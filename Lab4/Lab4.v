==> flow/design.v <==
module Lab4 (Clk, Send, PDin, PDout, PDready, SDout, SClk );
	input Clk, Send;
	input [7:0]PDin;
	output [7:0]PDout;
	output PDready;
	output SDout;
	output SClk;
	wire Clk2;
	wire Wire;
	assign SDout = Wire;
	assign SClk = Clk2;
	Transmitter TR (.Clk(Clk),  .PDin(PDin[7:0]), .Send(Send),        .SDClk(Clk2), .SDout(Wire) );
	Receiver    RC (.Clk(Clk2), .SDin(Wire),   .PDout(PDout[7:0]), .PDready(PDready) );
endmodule
module Receiver(Clk, SDin, PDout, PDready);
	input Clk, SDin;
	output PDready;
	output [7:0]PDout ;
	reg Hold, Data;
	reg [8:0]SR ;
	assign PDout[7:0] = (SR[8]) ? SR[7:0] : 8'b0;
	assign PDready    = SR[8];
	always @(posedge Clk)
		begin
			if (SDin && ~Data)
				begin
					Data <= 1'b1;
				end
			else if (SR[8])
				begin
					Data <= 1'b0;
				end
		end
	always @(posedge Clk)
		Hold <= SDin;
	always @(posedge Clk)
		begin
			if (Data && SR[8])
				SR[8:0] <= 9'b0;
			else if (Data && ~SR[8])
				begin
					SR[8:1] <= SR[7:0];
					SR[0]   <= Hold;
				end
			else
				SR[8:0] <= SR[8:0];
		end
endmodule
module Transmitter (Clk, PDin, Send, SDClk, SDout);
	input Send, Clk;
	input [7:0]PDin;
	output SDClk;
	output SDout;
	reg [8:0]SR;
	reg SendReg;
	wire SendNew;
	assign SDClk = Clk;
	assign SDout = SR[8];
	assign SendNew = Send && ~SendReg;
	always @(posedge Clk)
		SendReg <= Send;
	always @(posedge Clk) 
		begin 
			if (SendNew)
				begin
					SR[7:0] <= PDin[7:0];
					SR[8]   <= 1'b1;
				end
			else
				begin
					SR[8:1] <= SR[7:0];
					SR[0]   <= 1'b0;
				end
		end
endmodule
======== Reports on Lab4 ========
What the tools print for Lab4, step after step.
Lines are those of the file above, counted from 1.
Operators carry their Yosys type and port widths (W data, S select, Z words).
Not given: -
design
  top module .............................. Lab4
  clock port .............................. Clk
  library ................................. sky130hd
  library corner .......................... tt_025C_1v80

======== Elaborated design ========
Yosys after proc, flatten, opt, wreduce and memory -nomap, before mapping. Enables and synchronous resets that opt folds into registers are not counted as muxes. Memory bits, and registers merged into a memory's read port (data or address), are not among the register bits. Print and check cells are not counted. Equal cells are merged and count once.
storage and ports
  flip-flop bits (word level) ............. 21
  latch bits .............................. 0
  memory bits (writable) .................. 0
  ROM bits ................................ 0
  word width x clocked read ports ......... 0
  memories ................................ 0
  input bits .............................. 10
  word-level cells ........................ 17
operators by class
  $add $sub $neg .......................... 0
  multiply operators ...................... 0
  div/mod/pow operators ................... 0
  order comparisons ....................... 0
  eq/ne operators ......................... 0
  shift operators ......................... 0
  mux-type cells .......................... 2
  bitwise gates (word level) .............. 3
  reduce/logical cells .................... 4
operator list
  cell                 number
  $mux W8              1
  $mux W7              1
  $logic_and A1 B1 Y1  4
  $not A1 Y1           3

======== Longest topological paths ========
Depth = most cells in a row (Yosys ltp): at word level without a register or memory, in the mapped netlist without a sequential cell, where the memories' decode and read muxes count.
logic depth
  depth after elaboration ................. 3
  ABC_AREA ................................ 0
  depth in mapped cells ................... 3
  gate-level depth less buffers ........... 2

======== Netlist ========
Source: synth_stat.txt of the flow (Yosys; design flattened, memories mapped). It holds for the ABC_AREA given above (unset counts as 0); a run with the other value may have another netlist.
Totals and module areas in this step are rounded.
synthesis totals
  cells in the netlist .................... 62
  synthesis area .......................... 768.2 um2
  area of sequential cells ................ 420.4 um2
  mapped flip-flops ....................... 21
  buffers ................................. 4
cell types
  type                       number  area in all (um2)
  sky130_fd_sc_hd__dfxtp_1   21      420.403
  sky130_fd_sc_hd__mux2_4    7       105.101
  sky130_fd_sc_hd__and2_1    8       50.048
  sky130_fd_sc_hd__a22o_1    5       43.792
  sky130_fd_sc_hd__buf_6     2       22.522
  sky130_fd_sc_hd__a21o_1    2       15.014
  sky130_fd_sc_hd__inv_1     4       15.014
  sky130_fd_sc_hd__nand3b_1  2       15.014
  sky130_fd_sc_hd__nand2b_4  1       13.763
  sky130_fd_sc_hd__nor2b_4   1       13.763
  sky130_fd_sc_hd__nand2b_1  2       12.512
  sky130_fd_sc_hd__o21ai_0   2       10.01
  sky130_fd_sc_hd__and2b_1   1       7.507
  sky130_fd_sc_hd__buf_4     1       7.507
  sky130_fd_sc_hd__o31ai_1   1       7.507
  sky130_fd_sc_hd__clkbuf_2  1       5.005
  sky130_fd_sc_hd__nor2_1    1       3.754
By module: a second synthesis without flattening, with its own total; a netlist apart from the flattened one above.
unflattened totals
  cells (unflattened synthesis) ........... 63
  area (unflattened synthesis) ............ 775.7 um2
Rows give one instance, submodules left out.
by module
  module       instances  cells  area (um2)  seq. area (um2)
  Receiver     1          40     424.2       220.2
  Transmitter  1          23     351.6       200.2
  Lab4         1          0      0.0         0.0

Measured results for Lab4: 2 stored runs of the Yosys and OpenROAD flow on sky130hd. The settings differ; the order carries no meaning. The constraints put input and output delay at 20% of the set period each and load the outputs with 0.01 pF.
"clock period achieved" means the clock period less the worst setup slack. The figure is calculated, with input and output delays left at 20% of the set period.
"critical setup path time": the worst setup path's part of the clock period (all of it between registers, 20% less for each end at a port) less its slack. A launch clock that arrives late makes it longer, a capture clock that arrives late makes it shorter.
"total power of the final layout" is the tool's figure for a default switching activity; nothing was simulated.
"critical setup path time" is given in steps of 10 ps.
The measured numbers are rounded.

======== run 1 ========
==> flow/run.sh <==
#!/bin/bash
# the make line also repeats the synthesis and layout settings of config.mk as NAME=value (left out here)
make -C /OpenROAD-flow-scripts/flow DESIGN_CONFIG=/design/flow/config.mk WORK_HOME=/design/flow/orfs CLKGATE_MAP_FILE= finish
==> flow/config.mk <==
export PLATFORM = sky130hd
export DESIGN_NAME = Lab4
export DESIGN_NICKNAME = Lab4
export VERILOG_FILES = /design/flow/design.v
export SDC_FILE = /design/flow/constraint.sdc
export NUM_CORES = 4
export LEC_CHECK = 0
export CAP_MARGIN = 20
export CORE_MARGIN = 2
export CORE_UTILIZATION = 36
export CTS_CLUSTER_DIAMETER = 61
export CTS_CLUSTER_SIZE = 53
export PLACE_DENSITY_LB_ADDON = 0.04
export SETUP_SLACK_MARGIN = 0.12
export SLEW_MARGIN = 15
export TNS_END_PERCENT = 25
==> flow/constraint.sdc <==
create_clock -name core_clock -period 1.05 [get_ports {Clk}]
set_input_delay 0.2100 -clock core_clock [delete_from_list [all_inputs] [get_ports {Clk}]]
set_output_delay 0.2100 -clock core_clock [all_outputs]
set_load 0.01 [all_outputs]

-------- measured, run 1 --------
  synthesis area .......................... 768.2 um2
  die area ................................ 2520 um2
  standard-cell area after layout ......... 1184 um2
  setup slack of the critical path ........ -300 ps
  total negative slack .................... -2622 ps
  total power of the final layout ......... 2.762 mW
  clock period achieved ................... 1350 ps
  critical setup path time ................ 1140 ps
  worst setup path kind ................... reg-to-output

======== run 2 ========
==> flow/run.sh <==
#!/bin/bash
# the make line also repeats the synthesis and layout settings of config.mk as NAME=value (left out here)
make -C /OpenROAD-flow-scripts/flow DESIGN_CONFIG=/design/flow/config.mk WORK_HOME=/design/flow/orfs CLKGATE_MAP_FILE= finish
==> flow/config.mk <==
export PLATFORM = sky130hd
export DESIGN_NAME = Lab4
export DESIGN_NICKNAME = Lab4
export VERILOG_FILES = /design/flow/design.v
export SDC_FILE = /design/flow/constraint.sdc
export NUM_CORES = 4
export LEC_CHECK = 0
export CAP_MARGIN = 20
export CELL_PAD_IN_SITES_GLOBAL_PLACEMENT = 3
export CORE_MARGIN = 2
export CORE_UTILIZATION = 41
export CTS_CLUSTER_SIZE = 62
export HOLD_SLACK_MARGIN = 0.18
export PLACE_DENSITY_LB_ADDON = 0.1
export SLEW_MARGIN = 40
export TNS_END_PERCENT = 30
==> flow/constraint.sdc <==
create_clock -name core_clock -period 0.875 [get_ports {Clk}]
set_input_delay 0.1750 -clock core_clock [delete_from_list [all_inputs] [get_ports {Clk}]]
set_output_delay 0.1750 -clock core_clock [all_outputs]
set_load 0.01 [all_outputs]

-------- measured, run 2 --------
  synthesis area .......................... 768.2 um2
  die area ................................ 2236 um2
  standard-cell area after layout ......... 1196 um2
  setup slack of the critical path ........ -440 ps
  total negative slack .................... -6150 ps
  total power of the final layout ......... 3.331 mW
  clock period achieved ................... 1315 ps
  critical setup path time ................ 1140 ps
  worst setup path kind ................... reg-to-output
