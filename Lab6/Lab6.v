==> flow/design.v <==
module Lab6(Clk,D1,D2,Counter);
parameter S0=4'b0000, S1=4'b0001, S2=4'b0010, S3=4'b0011, S4=4'b0100, S5=4'b0101, S6=4'b0110, S7=4'b0111, S8=4'b1000; 
input D1,D2,Clk; 
reg [3:0]FSM; 
output reg [2:0] Counter;
always@(posedge Clk)
begin
	case(FSM[3:0])
		S0:
			begin
				if((D1==1)&(D2===0))
					FSM[3:0]<=S1;
				else if((D1==0)&(D2===1))
					FSM[3:0]<=S5;
				else 
					FSM[3:0]<=FSM[3:0];
			end
		S1:
			begin
				if((D1==1)&(D2===1))
					FSM[3:0]<=S2;
				else if((D1==0)&(D2===0))
					FSM[3:0]<=S0;
				else
					FSM[3:0]<=FSM[3:0];
			end	
		S2:
			begin
				if((D1==0)&(D2===1))
					FSM[3:0]<=S3;
				else if((D1==1)&(D2===0))
					FSM[3:0]<=S1;
				else
					FSM[3:0]<=FSM[3:0];
			end
		S3:
			begin
				if((D1==0)&(D2===0))
				begin
					FSM[3:0]<=S0;
					Counter <= Counter + 3'b001;
				end
				else if((D1==1)&(D2===1))
					FSM[3:0]<=S2;
				else
					FSM[3:0]<=FSM[3:0];
			end
		S5:
			begin
				if((D1==1)&(D2===1))
					FSM[3:0]<=S6;
				else if((D1==0)&(D2===0))
					FSM[3:0]<=S0;
				else
					FSM[3:0]<=FSM[3:0];
			end
		S6:
			begin
				if((D1==1)&(D2===0))
					FSM[3:0]<=S7;
				else if((D1==0)&(D2===1))
					FSM[3:0]<=S5;
				else
					FSM[3:0]<=FSM[3:0];
			end	
		S7:
			begin
				if((D1==0)&(D2===0))
				begin
					FSM[3:0]<=S0;
					Counter <= Counter - 3'b001;
				end
				else if((D1==1)&(D2===1))
					FSM[3:0]<=S6;
				else
					FSM[3:0]<=FSM[3:0];
			end	
		default:
				FSM[3:0]<=S0;
	endcase
end
endmodule
# From RTL to reports: Lab6
# What the tools print for Lab6, step after step.
# Lines are those of the file above, counted from 1.
# Library cell names are shortened.
# Not given: n/a
dict set report inputs {
  top_module {Lab6}
  clock_port {Clk}
  cell_library {sky130hd}
  pvt_corner {tt_025C_1v80}
}

# Word-level counts
# Yosys after proc, flatten, opt, wreduce and memory -nomap, before mapping. Memory bits, and registers merged into a memory's read port (data or address), are not among the register bits. Print and check cells are not counted. Equal cells are merged and count once.
dict set report word_totals {
  regBits 7
  latch_bits 0
  ramBits 0
  rom_bits 0
  clocked_rd_ports_x_width 0
  n_memories 0
  out_inout_bits 3
  word_cells 42
}
dict set report classes {
  add_sub_neg 2
  mul 0
  div 0
  compare 0
  n_eq 13
  shifts 0
  n_mux 16
  n_logic 5
  n_reduce_logical 4
}
# op n
set ops {}
lappend ops {{4-bit two-way mux} 12}
lappend ops {{4-bit parallel mux with 7-bit select} 1}
lappend ops {{4-bit by 3-bit equality test with 1-bit output (second input constant)} 3}
lappend ops {{3-bit inequality test (second input constant)} 3}
lappend ops {{4-bit by 2-bit equality test with 1-bit output (second input constant)} 2}
lappend ops {{3-bit AND reduction} 2}
lappend ops {{3-bit parallel mux with 2-bit select} 1}
lappend ops {{3-bit two-way mux} 2}
lappend ops {{1-bit bitwise AND} 4}
lappend ops {{2-bit inequality test (second input constant)} 2}
lappend ops {{4-bit by 1-bit equality test with 1-bit output (second input constant)} 1}
lappend ops {{4-bit zero test} 1}
lappend ops {{3-bit by 1-bit adder with 3-bit output (second input constant)} 1}
lappend ops {{3-bit by 1-bit subtractor with 3-bit output (second input constant)} 1}
lappend ops {{1-bit case equality test (second input constant)} 2}
lappend ops {{2-bit nonzero test} 1}
lappend ops {{1-bit NOT} 1}

# Depth
# Yosys ltp: most cells in a row. Word level: on the elaborated netlist, between registers, memories and ports. Mapped: between sequential cells and ports; inverters and the memories' decode and read muxes count.
dict set report depth {
  depth_word 5
  abc_area 1
  depth_mapped 8
  ltp_nobuf 8
}

# Synthesis result
# The flow's flattened synthesis, as Yosys stat reports it; memories are mapped. The netlist is that of the ABC_AREA named above (0 if unset); the other value can give another one.
# The area totals of this step are shown rounded.
# cell n type_area_um2
set types {}
lappend types {edfxtp_1 7 210.202}
lappend types {ha_1 6 75.072}
lappend types {nand2_1 17 63.811}
lappend types {inv_1 16 60.058}
lappend types {nor2_1 14 52.55}
lappend types {nand3_1 7 35.034}
lappend types {fa_1 1 20.019}
lappend types {nand2_2 2 12.512}
lappend types {a21oi_1 2 10.01}
lappend types {xnor2_1 1 8.758}
lappend types {xor2_1 1 8.758}
lappend types {buf_4 1 7.507}
lappend types {nand3b_1 1 7.507}
lappend types {nand4_1 1 6.256}
lappend types {nor2_2 1 6.256}
lappend types {or2_1 1 6.256}
lappend types {nor3_1 1 5.005}
lappend types {o21ai_0 1 5.005}
# Not listed: further types 2, cells in them 2.
dict set report mapped {
  mapped_cells 83
  yosys_area_um2 608.1
  seqArea_um2 210.2
  ff_cells 7
  n_buf 1
}

# Timing after synthesis
# Source: OpenSTA report_checks on the synthesized netlist (no wires, ideal clock, input and output delay 20% of the period each), path of least setup slack; recovery checks are left aside. Register names are those of the netlist, which keeps one name where synthesis merged equal registers.
dict set report synth_timing {
  path_kind {register to register}
  startpoint {register FSM[3]}
  endpoint {register Counter[2]}
  period_ps 2090
  setup_ps 249
  arrival_time_ps 1352
  t_required_ps 1841
  path_slack_ps 489
  delay_ps 1601
  driving_pins 8
  period_less_setup_slack_ps 1601
}
# "delay_ps" is the arrival time less input delay plus setup time.
# "driving_pins": output pins that drive a net of the path, with the launching flip-flop's if there is one; two outputs of one cell count as two.
# "period_less_setup_slack_ps" is the clock period less the worst setup slack; recovery checks do not enter. This is arithmetic on one report: input and output delays are still those of the set period (20% each).
# The rows between start and end are the longest chain of elaborated cells between them; the timing report does not say that the signal goes this way. Where chains are equally long, one stands for them.
# Each line given opens the expression or statement behind the cell; cells for indexed reads and writes are added by Yosys, which also makes memories of some case tables.
# A register here has more assigning lines than the two given.
# Ways into the end's enable are left out, as the timed path ends at the data pin.
dict set report synth_via {
  cell_sequence {edfxtp_1 inv_1 nand4_1 fa_1 xnor2_1 nand2_1 nand2_1 inv_1}
  elab_chain_cells 2
  cone_cells 3
  lines_between 1
}
# element line
set synth_rtl {}
lappend synth_rtl {{from (decl)} 4} ;# reg [3:0]FSM;
lappend synth_rtl {{from (assign)} 16} ;# FSM[3:0]<=FSM[3:0];
lappend synth_rtl {{from (assign)} 25} ;# FSM[3:0]<=FSM[3:0];
lappend synth_rtl {{4-bit by 3-bit equality test with 1-bit output} 8} ;# case(FSM[3:0])
lappend synth_rtl {{3-bit parallel mux with 2-bit select} 8}
lappend synth_rtl {{to (assign)} 41} ;# Counter <= Counter + 3'b001;
lappend synth_rtl {{to (assign)} 71} ;# Counter <= Counter - 3'b001;
lappend synth_rtl {{to (decl)} 5} ;# output reg [2:0] Counter;

# Path in the finished layout
# From the final timing report of flow run 1: the path of least setup slack in the routed layout; clock arrival at registers is part of the times.
# The report prints the path's times to 10 ps; the period is as set.
dict set report layout_timing {
  path_kind {register to output}
  startpoint {register Counter[2]}
  endpoint {output port Counter[2]}
  period_ps 2230
  output_delay_ps 450
  arrival_time_ps 1220
  t_required_ps 1780
  path_slack_ps 560
  driving_pins 2
}
dict set report layout_via {
  cell_sequence {edfxtp_1 clkdlybuf4s50_1}
  elab_chain_cells 0
  cone_cells 0
  lines_between 0
}
# element line
set layout_rtl {}
lappend layout_rtl {{from (decl)} 5} ;# output reg [2:0] Counter;
lappend layout_rtl {{from (assign)} 41} ;# Counter <= Counter + 3'b001;
lappend layout_rtl {{from (assign)} 71} ;# Counter <= Counter - 3'b001;
lappend layout_rtl {{to (decl)} 5}

# Module Lab6, platform sky130hd: 2 stored runs of the flow (Yosys, OpenROAD) with differing settings, in no particular order. Input and output delays are each 20% of the period that was set; the output load is 0.01 pF.
# "clock_period_reached_ps" = clock period - worst setup slack. The figure is calculated, with input and output delays left at 20% of the set period.
# "power_mw" is the tool's figure for a default switching activity; nothing was simulated.
# The measured numbers are rounded.
run="flow run 1" settings period_ns=2.23 CORE_UTILIZATION=34 SETUP_SLACK_MARGIN=0.54 PLACE_DENSITY_LB_ADDON=0.13 CORE_ASPECT_RATIO=1.19 CELL_PAD_IN_SITES_GLOBAL_PLACEMENT=3 CELL_PAD_IN_SITES_DETAIL_PLACEMENT=1 TNS_END_PERCENT=45 ABC_AREA=1 CTS_CLUSTER_DIAMETER=282 MAX_ROUTING_LAYER="met5" CAP_MARGIN=20 CORE_MARGIN=2 SLEW_MARGIN=20
run="flow run 1" results yosys_chip_area_um2=608.1 final_die_area_um2=2144 clock_period_reached_ps=1668 finalUtil_pct=45.8 holdWs_ps=616 final_cell_area_um2=760.7 power_mw=0.5606 fin_tns_ps=0 worstSetupSlack_ps=562
run="flow run 2" settings period_ns=3.22 CORE_UTILIZATION=67 PLACE_DENSITY_LB_ADDON=0.24 HOLD_SLACK_MARGIN=0.01 CORE_ASPECT_RATIO=1.03 CORE_MARGIN=7 GPL_TIMING_DRIVEN=1 GPL_ROUTABILITY_DRIVEN=1 CTS_CLUSTER_DIAMETER=361 CAP_MARGIN=0 SLEW_MARGIN=20
run="flow run 2" outcome="stopped before the end: floorplanning reported PDN-0185"
