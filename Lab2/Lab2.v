==> flow/design.v <==
module BCDcounter(nrst,clk,cnten,cout,nexten);
input clk;
input cnten;
input nrst;
output nexten;
output reg [3:0]cout;
always @(posedge clk or negedge nrst)
	begin
		if(nrst == 1'd0)
			cout[3:0] <= 4'b0;
			else
				if(cnten == 1'd1)
					if(cout[3:0] == 4'd9)
						cout[3:0] <= 4'b0;
					else
						cout[3:0] <= cout[3:0] + 4'b1;
	end 
assign nexten =(cout[3:0] == 4'd9)? 1'b1 : 1'b0;
endmodule 
module Lab2(nrst,clk,cnten, Co1, Co10, Co100);
input clk,cnten;
input nrst;
wire [1:0] W;
output [3:0] Co1;
output [3:0] Co10;
output [3:0] Co100;
BCDcounter C1(.nrst(nrst), .clk(clk), .cnten(cnten), .cout(Co1), .nexten(W[0]));
BCDcounter C10(.nrst(nrst), .clk(clk), .cnten(W[0] && cnten), .cout(Co10), .nexten(W[1]));
BCDcounter C100(.nrst(nrst), .clk(clk), .cnten(W[0] && W[1] && cnten), .cout(Co100), .nexten( ));
endmodule 
**From RTL to reports: Lab2**

The steps from the RTL of Lab2 to its reports follow in flow order.
Line numbers count from 1 in the design file above.
Cell names lack the library's common part.
The mark -- stands for no value.

- Top module: Lab2
- Clock port: clk
- Standard-cell library: sky130hd
- Corner: tt_025C_1v80

**Word level**

Source: Yosys, flattened and elaborated, memories not mapped. Widths are those after wreduce; folded enables and synchronous resets count as part of the registers. Registers that Yosys merges into a memory's read port (data or address) are not register bits. Print and check cells do not count. Equal cells are merged and count once.

- Bits in registers: 12
- Latch bits: 0
- Bits in writable memories: 0
- ROM bits: 0
- Clocked read ports x word width: 0
- Memories: 0
- Elaborated cells: 17

- $add $sub $neg: 3
- Multipliers: 0
- Div/mod/pow operators: 0
- $lt $le $gt $ge: 0
- Equal/unequal tests: 3
- Shift operators: 0
- Mux-type cells: 5
- Bitwise logic cells: 0
- Reductions and logical operators: 3

Operator list:

| kind | count |
|---|---|
| 4-bit by 1-bit adder with 4-bit output with constant B | 3 |
| 4-bit equality test with constant B | 3 |
| 4-bit 2-to-1 mux | 3 |
| 1-bit logical AND | 3 |
| 1-bit 2-to-1 mux | 2 |

**Depth**

Longest topological path by Yosys (ltp), each cell counted once; first at word level (registers and memories cut), then after technology mapping (sequential cells cut; the memories' decode and read muxes count).

- Depth after elaboration: 4
- ABC_AREA: 0
- Gate-level depth with buffers: 3

**Mapped cells and area**

The flow's flattened synthesis, as Yosys stat reports it; memories are mapped. The netlist is that of the ABC_AREA named above (0 if unset); the other value can give another one.
The area totals of this step are shown rounded.

Cell types:

| type | count | area in all (um^2) |
|---|---|---|
| dfrtp_1 | 12 | 300.288 |
| xor2_1 | 3 | 26.275 |
| nand3_1 | 5 | 25.024 |
| nor2b_1 | 4 | 25.024 |
| nand2_1 | 5 | 18.768 |
| and3b_1 | 2 | 17.517 |
| xnor2_1 | 2 | 17.517 |
| xnor2_2 | 1 | 16.266 |
| nor4_2 | 1 | 12.512 |
| mux2_2 | 1 | 11.261 |
| or3_4 | 1 | 11.261 |
| or3b_4 | 1 | 11.261 |
| and4b_1 | 1 | 10.01 |
| nor4bb_1 | 1 | 10.01 |
| o21ai_0 | 2 | 10.01 |
| a21o_2 | 1 | 8.758 |
| a31o_2 | 1 | 8.758 |
| and2b_2 | 1 | 8.758 |

Not listed: further types 13, cells in them 14.

- Cells in the netlist: 59
- Mapped area: 640 um^2
- Sequential area: 300 um^2
- Flip-flop cells: 12
- Buffers: 0

By module: a second synthesis without flattening, with its own total; a netlist apart from the flattened one above.

- Cell total of the unflattened synthesis: 53
- Area total of the unflattened synthesis: 590 um^2

Each row is one instance without its submodules.

By module:

| module | times used | cells | area (um^2) | sequential area (um^2) |
|---|---|---|---|---|
| BCDcounter | 3 | 17 | 190 | 100 |
| Lab2 | 1 | 2 | 13 | 0.0 |

**Path before layout**

Path of least setup slack by OpenSTA after synthesis, without wires, with an ideal clock, recovery checks aside; 20% of the period is set as input and as output delay. Where synthesis merged equal registers, the netlist keeps one of their names.

- Kind: reg2reg
- From: reg C1.cout[1]
- To: reg C100.cout[0]
- Clock period: 3.0 ns
- Arrival: 1.414 ns
- Required time: 2.874 ns
- Path slack: 1.459 ns
- Delay of the path: 1.540 ns
- Stages: 4
- Path buffers: 0
- Synthesis period reached: 1.541 ns

"delay of the path" = arrival - input delay + setup time.
"stages": output pins that drive a net of the path, with the launching flip-flop's if there is one; two outputs of one cell count as two.
"synthesis period reached" = period - worst setup slack (recovery checks aside). The figure is calculated, with input and output delays left at 20% of the set period.
Between the ends stands the longest chain of elaborated cells between them, by number of cells; it is not shown to be the way that was timed. Of several equally long chains one is given.
Each line given opens the expression or statement behind the cell; cells for indexed reads and writes are added by Yosys, which also makes memories of some case tables.
A register here has more assigning lines than the two given.

- Cell sequence: dfrtp_1 -> or3b_4 -> or3_4 -> xnor2_2
- Length of the longest elaborated chain: 4
- Elaborated cells on any way between the ends: 4
- Classes of those cells: 1 x eq/ne; 1 x mux; 2 x reduce/logical

RTL lines, path post-synthesis:

| element | line | source |
|---|---|---|
| start: declaration | 6 | `output reg [3:0]cout;` |
| start: assignment | 10 | `cout[3:0] <= 4'b0;` |
| start: assignment | 16 | `cout[3:0] <= cout[3:0] + 4'b1;` |
| 4-bit equality test | 18 | `assign nexten =(cout[3:0] == 4'd9)? 1'b1 : 1'b0;` |
| 1-bit 2-to-1 mux | 18 |  |
| 1-bit logical AND (2 in a row) | 29 | `BCDcounter C100(.nrst(nrst), .clk(clk), .cnten(W[0] && W[1] && cnten), .cout(Co100), .nexten( ));` |
| end: assignment | 14 | `cout[3:0] <= 4'b0;` |
| end: assignment | 16 |  |
| end: declaration | 6 |  |

**Path in the finished layout**

From the final timing report of job 1: the path of least setup slack in the routed layout; clock arrival at registers is part of the times.

- Kind: reg2out
- From: reg C1.cout[1]
- To: out Co1[1]
- Clock period: 1.71 ns
- Arrival: 1.31 ns
- Required time: 1.37 ns
- Path slack: 0.06 ns
- Stages: 3
- Path buffers: 2

A register here has more assigning lines than the two given.

- Cell sequence: dfrtp_1 -> buf_4 -> clkdlybuf4s50_1
- Length of the longest elaborated chain: 0
- Elaborated cells on any way between the ends: 0
- Source lines of those cells: 0

RTL lines, path post-layout:

| element | line | source |
|---|---|---|
| start: declaration | 6 | `output reg [3:0]cout;` |
| start: assignment | 10 | `cout[3:0] <= 4'b0;` |
| start: assignment | 16 | `cout[3:0] <= cout[3:0] + 4'b1;` |
| end: declaration | 24 | `output [3:0] Co1;` |

# Flow runs of Lab2

Measured data: module Lab2, platform sky130hd, 2 stored runs of the flow under differing settings, order arbitrary. Input and output delays are each 20% of the period that was set; the output load is 0.01 pF.
By "period reached" is meant the clock period of the run minus its worst setup slack. This is arithmetic on one report: input and output delays are still those of the set period (20% each).
"critical setup path time" means the part of the period allowed to the worst setup path (the constraints hold back 20% at inputs and 20% at outputs) less its slack; where the path has registers, the arrival times of their clocks count too.
"overall power" rests on the timing tool's default activity at the inputs, not on a simulated workload.
The results are shown rounded.

### Job 1

==> flow/run.sh <==
#!/bin/bash
# the make line also repeats the synthesis and layout settings of config.mk as NAME=value (left out here)
make -C /OpenROAD-flow-scripts/flow DESIGN_CONFIG=/design/flow/config.mk WORK_HOME=/design/flow/orfs CLKGATE_MAP_FILE= finish
==> flow/config.mk <==
export PLATFORM = sky130hd
export DESIGN_NAME = Lab2
export DESIGN_NICKNAME = Lab2
export VERILOG_FILES = /design/flow/design.v
export SDC_FILE = /design/flow/constraint.sdc
export NUM_CORES = 4
export LEC_CHECK = 0
export CAP_MARGIN = 20
export CORE_MARGIN = 2
export CORE_UTILIZATION = 40
export SLEW_MARGIN = 20
==> flow/constraint.sdc <==
create_clock -name core_clock -period 1.71 [get_ports {clk}]
set_input_delay 0.3420 -clock core_clock [delete_from_list [all_inputs] [get_ports {clk}]]
set_output_delay 0.3420 -clock core_clock [all_outputs]
set_load 0.01 [all_outputs]

Results of job 1:
- Overall power: 1.4 mW
- Die size: 1900 um^2
- Final utilization: 58%
- Setup slack of the critical path: 0.057 ns
- Total negative slack: 0.000 ns
- Chip area in the Yosys report: 640 um^2
- Period reached: 1.653 ns
- Critical setup path time: 1.31 ns
- Class of the worst setup path: reg2out

### Job 2

==> flow/run.sh <==
#!/bin/bash
# the make line also repeats the synthesis and layout settings of config.mk as NAME=value (left out here)
make -C /OpenROAD-flow-scripts/flow DESIGN_CONFIG=/design/flow/config.mk WORK_HOME=/design/flow/orfs CLKGATE_MAP_FILE= finish
==> flow/config.mk <==
export PLATFORM = sky130hd
export DESIGN_NAME = Lab2
export DESIGN_NICKNAME = Lab2
export VERILOG_FILES = /design/flow/design.v
export SDC_FILE = /design/flow/constraint.sdc
export NUM_CORES = 4
export LEC_CHECK = 0
export CAP_MARGIN = 20
export CORE_MARGIN = 7
export CORE_UTILIZATION = 44
export CTS_CLUSTER_DIAMETER = 272
export CTS_CLUSTER_SIZE = 27
export GPL_TIMING_DRIVEN = 1
export PLACE_DENSITY_LB_ADDON = 0.06
export SETUP_SLACK_MARGIN = -0.06
export SLEW_MARGIN = 20
==> flow/constraint.sdc <==
create_clock -name core_clock -period 1.76 [get_ports {clk}]
set_input_delay 0.3520 -clock core_clock [delete_from_list [all_inputs] [get_ports {clk}]]
set_output_delay 0.3520 -clock core_clock [all_outputs]
set_load 0.01 [all_outputs]

Results of job 2:
- Overall power: 1.3 mW
- Die size: 2700 um^2
- Final utilization: 66%
- Setup slack of the critical path: 0.058 ns
- Total negative slack: 0.000 ns
- Chip area in the Yosys report: 640 um^2
- Period reached: 1.702 ns
- Critical setup path time: 1.35 ns
- Class of the worst setup path: reg2out
